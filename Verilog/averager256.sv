==> flow/design.v <==
module averager256
 #(parameter int  
     N    = 8,    
     X    = 4,    
     bits = 11)   
  (input  logic          clk,
                         EN,       
                         reset_n,
   input  logic [bits-1:0] Din,      
   output logic [bits-1:0] Q);       
   logic [bits-1:0] ff [2**N:0];  
	logic [bits+N-1:0] sum;          
	assign Q = sum[bits+N-1:N];      
   always_ff @(posedge clk, negedge reset_n) begin
	   if(!reset_n) begin
			sum <= 0;
			for(int i = 0; i <= 2**N; i++)
		      ff[i] <= 0;
		end
	   else begin
		   if(EN) begin
		      for(int i = 0; i < 2**N; i++)
		         ff[i] <= ff[i+1];          
		      ff[2**N] <= Din;            
			   sum <= sum + ff[2**N] - ff[0];     
         end				
	   end
   end	
endmodule     
# --- Tool chain data of averager256 ---
# The steps from the RTL of averager256 to its reports follow in flow order.
# Line numbers count from 1 in the design file above.
# Operators carry their Yosys type and port widths (W data, S select, Z words).
# Cell names lack the library's common part.
inputs:
  top_module: "averager256"
  clock: "clk"
  cell_library: "sky130hd"
  lib_corner: "tt_025C_1v80"

# --- Elaborated design ---
# Source: Yosys, flattened and elaborated. Widths are those after wreduce; folded enables and synchronous resets count as part of the registers. Registers that Yosys merges into a memory's read port (data or address) are not register bits. Print and check cells do not count. Equal cells are merged and count once.
classes:
  multipliers: 0
  mux: 0
  n_div: 0
  n_addsub: 2
  reduce_logical: 0
  compare: 0
  n_logic: 0
  shift: 0
  equal: 0
ops:
  columns: ["op", "n"]
  rows:
  - ["$add A19 B11 Y19", 1]
  - ["$sub A19 B11 Y19", 1]
bits:
  ff_bits: 2846
  mem_count: 0
  rom_bits: 0
  word_cells: 260
  out_inout_bits: 11
  clocked_rd_ports_x_width: 0
  latchBits: 0
  mem_bits_rw: 0
  inputBits: 14

# --- Depth ---
# Depth = most cells in a row (Yosys ltp): at word level without a register or memory, in the mapped netlist without a sequential cell, where the memories' decode and read muxes count.
depth:
  word_depth: 2
  ABC_AREA: 0
  ltp_mapped: 11
  mapped_depth_nobuf: 11

# --- Synthesis result ---
# Yosys stat after the flow's synthesis: flattened, memories mapped to cells. It holds for the ABC_AREA given above (unset counts as 0); a run with the other value may have another netlist.
by_type:
  columns: ["cell", "n", "type_area_um2"]
  rows:
  - ["dfrtp_1", 2846, 7.12E+04]
  - ["mux2_2", 2817, 3.17E+04]
  - ["buf_2", 287, 1.44E+03]
  - ["ha_1", 19, 237.728]
  - ["fa_1", 11, 220.211]
  - ["inv_1", 56, 210.202]
  - ["clkbuf_1", 32, 120.115]
  - ["o21ai_0", 20, 100.096]
  - ["nand2_1", 24, 90.086]
  - ["buf_4", 11, 82.579]
  - ["a21o_1", 10, 75.072]
  - ["a21oi_1", 12, 60.058]
  - ["mux2i_1", 6, 60.058]
  - ["xnor2_1", 6, 52.55]
  - ["a211oi_2", 4, 50.048]
  - ["nor2_1", 11, 41.29]
  - ["o21a_1", 5, 37.536]
  - ["o21ai_1", 7, 35.034]
# Other cell types: 26; their cells: 46.
synth_totals:
  seqArea_um2: 71218.3
  buf_cells: 331
  area_um2: 106209.4
  mapped_cells: 6230
  ff_cells: 2846

# --- Timing after synthesis ---
# OpenSTA on the mapped netlist: ideal clock, no wires. The path of least setup slack (recovery checks aside). Input and output delay are each 20% of the period. Register names are those of the netlist, which keeps one name where synthesis merged equal registers.
synth_timing:
  path_type: "reg-to-reg"
  start: "register sum[10]"
  end: "register sum[17]"
  t_required_ns: 2.538
  stages: 11
  path_buffers: 0
  period_ns: 2.63
  slack_ns: 0.151
  path_delay_ns: 2.479
  launch_ns: 0.000
  setup_ns: 0.092
  t_arrival_ns: 2.387
  synth_period_reached_ns: 2.479
# "path_delay_ns" = arrival - input delay + setup time.
# "stages" counts driving pins, that of a launching flip-flop among them; a cell with two outputs on the path counts twice.
# "synth_period_reached_ns" is the clock period less the worst setup slack; recovery checks do not enter. This is arithmetic on one report: input and output delays are still those of the set period (20% each).
# The rows between start and end are the longest chain of elaborated cells between them; the timing report does not say that the signal goes this way. Where chains are equally long, one stands for them.
# A line is the first line of the expression or statement that the cell stems from. Yosys adds cells for indexed reads and writes and turns some case tables into memories.
synth_between:
  path_cell_list: "dfrtp_1 inv_1 fa_1 inv_1 ha_1 a21o_1 a21o_1 a31oi_1 o21ai_0 o31a_1 o31ai_2"
  elab_chain_len: 2
  cells_between: 2
  lines_between: 1
  classes_between: "2 x add/sub"
synth_lines:
  columns: ["element", "line", "rtl"]
  rows:
  - ["start, declared", 12, "logic [bits+N-1:0] sum;"]
  - ["start, assigned", 16, "sum <= 0;"]
  - ["start, assigned", 25, "sum <= sum + ff[2**N] - ff[0];"]
  - ["$add A19 B11 Y19", 25, null]
  - ["$sub A19 B11 Y19", 25, null]
  - ["end, assigned", 16, null]
  - ["end, assigned", 25, null]
  - ["end, declared", 12, null]

# --- Worst path after layout ---
# Path of least setup slack in the final report of flow run A (OpenROAD, finished layout, wires in). Where an end is a register, its clock arrival counts in the times.
layout_timing:
  path_type: "reg-to-reg"
  start: "register sum[8]"
  end: "register sum[17]"
  setup_ns: 0.07
  t_arrival_ns: 3.91
  launch_ns: 0.83
  period_ns: 4.77
  t_required_ns: 5.54
  path_buffers: 0
  slack_ns: 1.63
  stages: 11
# The rows between start and end are the longest chain of elaborated cells between them; the timing report does not say that the signal goes this way. Where chains are equally long, one stands for them.
layout_between:
  path_cell_list: "dfrtp_1 inv_1 fa_1 inv_1 ha_1 a21oi_1 o21ai_0 a31oi_2 a211oi_2 o31a_1 o31ai_2"
  elab_chain_len: 2
  cells_between: 2
  lines_between: 1
  classes_between: "2 x add/sub"
layout_lines:
  columns: ["element", "line", "rtl"]
  rows:
  - ["start, declared", 12, "logic [bits+N-1:0] sum;"]
  - ["start, assigned", 16, "sum <= 0;"]
  - ["start, assigned", 25, "sum <= sum + ff[2**N] - ff[0];"]
  - ["$add A19 B11 Y19", 25, null]
  - ["$sub A19 B11 Y19", 25, null]
  - ["end, assigned", 16, null]
  - ["end, assigned", 25, null]
  - ["end, declared", 12, null]

==> results <==
2 stored runs of averager256 in the flow (synthesis by Yosys, layout by OpenROAD, sky130hd cells), in arbitrary order. Constraints: input delay and output delay 20% of the set period each, output load 0.01 pF.
"timing.worst_path_ns" is the time allowed to the run's worst setup path (the clock period less input and output delay, where it has them) less its slack. Clock arrival times count: a late capture clock shortens it, a late launch clock lengthens it.
"power_total_uw" rests on the timing tool's default activity at the inputs, not on a simulated workload.

--- flow run A ---
==> flow/run.sh <==
#!/bin/bash
# the make line also repeats the synthesis and layout settings of config.mk as NAME=value (left out here)
make -C /OpenROAD-flow-scripts/flow DESIGN_CONFIG=/design/flow/config.mk WORK_HOME=/design/flow/orfs CLKGATE_MAP_FILE= finish
==> flow/config.mk <==
export PLATFORM = sky130hd
export DESIGN_NAME = averager256
export DESIGN_NICKNAME = averager256
export VERILOG_FILES = /design/flow/design.v
export SDC_FILE = /design/flow/constraint.sdc
export NUM_CORES = 4
export LEC_CHECK = 0
export CAP_MARGIN = 0
export CELL_PAD_IN_SITES_DETAIL_PLACEMENT = 2
export CELL_PAD_IN_SITES_GLOBAL_PLACEMENT = 2
export CORE_ASPECT_RATIO = 1.14
export CORE_MARGIN = 2
export CORE_UTILIZATION = 21
export CTS_CLUSTER_DIAMETER = 355
export CTS_CLUSTER_SIZE = 69
export MAX_ROUTING_LAYER = met5
export MIN_ROUTING_LAYER = met2
export PLACE_DENSITY = 0.75
export SLEW_MARGIN = 35
==> flow/constraint.sdc <==
create_clock -name core_clock -period 4.77 [get_ports {clk}]
set_input_delay 0.9540 -clock core_clock [delete_from_list [all_inputs] [get_ports {clk}]]
set_output_delay 0.9540 -clock core_clock [all_outputs]
set_load 0.01 [all_outputs]

==> results, as YAML <==
results:
  fin_tns_ns: 0.000
  final_util_frac: 0.23
  timing.worst_path_ns: 3.14
  path_kind: "reg-to-reg"
  yosys.chip_area_um2: 106209.4
  worst_setup_slack_ns: 1.633
  die_um2: 511478.0
  power_total_uw: 38748

--- flow run B ---
==> flow/run.sh <==
#!/bin/bash
# the make line also repeats the synthesis and layout settings of config.mk as NAME=value (left out here)
make -C /OpenROAD-flow-scripts/flow DESIGN_CONFIG=/design/flow/config.mk WORK_HOME=/design/flow/orfs CLKGATE_MAP_FILE= finish
==> flow/config.mk <==
export PLATFORM = sky130hd
export DESIGN_NAME = averager256
export DESIGN_NICKNAME = averager256
export VERILOG_FILES = /design/flow/design.v
export SDC_FILE = /design/flow/constraint.sdc
export NUM_CORES = 4
export LEC_CHECK = 0
export ABC_AREA = 0
export CAP_MARGIN = 5
export CELL_PAD_IN_SITES_DETAIL_PLACEMENT = 1
export CORE_MARGIN = 2
export CORE_UTILIZATION = 45
export CTS_CLUSTER_DIAMETER = 177
export GPL_ROUTABILITY_DRIVEN = 0
export HOLD_SLACK_MARGIN = 0.07
export MAX_ROUTING_LAYER = met5
export PLACE_DENSITY_LB_ADDON = 0.12
export SETUP_SLACK_MARGIN = 0.38
export SLEW_MARGIN = 20
export TNS_END_PERCENT = 35
==> flow/constraint.sdc <==
create_clock -name core_clock -period 2.77 [get_ports {clk}]
set_input_delay 0.5540 -clock core_clock [delete_from_list [all_inputs] [get_ports {clk}]]
set_output_delay 0.5540 -clock core_clock [all_outputs]
set_load 0.01 [all_outputs]

==> results, as YAML <==
results:
  fin_tns_ns: 0.000
  final_util_frac: 0.518
  timing.worst_path_ns: 2.60
  path_kind: "reg-to-reg"
  yosys.chip_area_um2: 106209.4
  worst_setup_slack_ns: 0.167
  die_um2: 239924.0
  power_total_uw: 92679
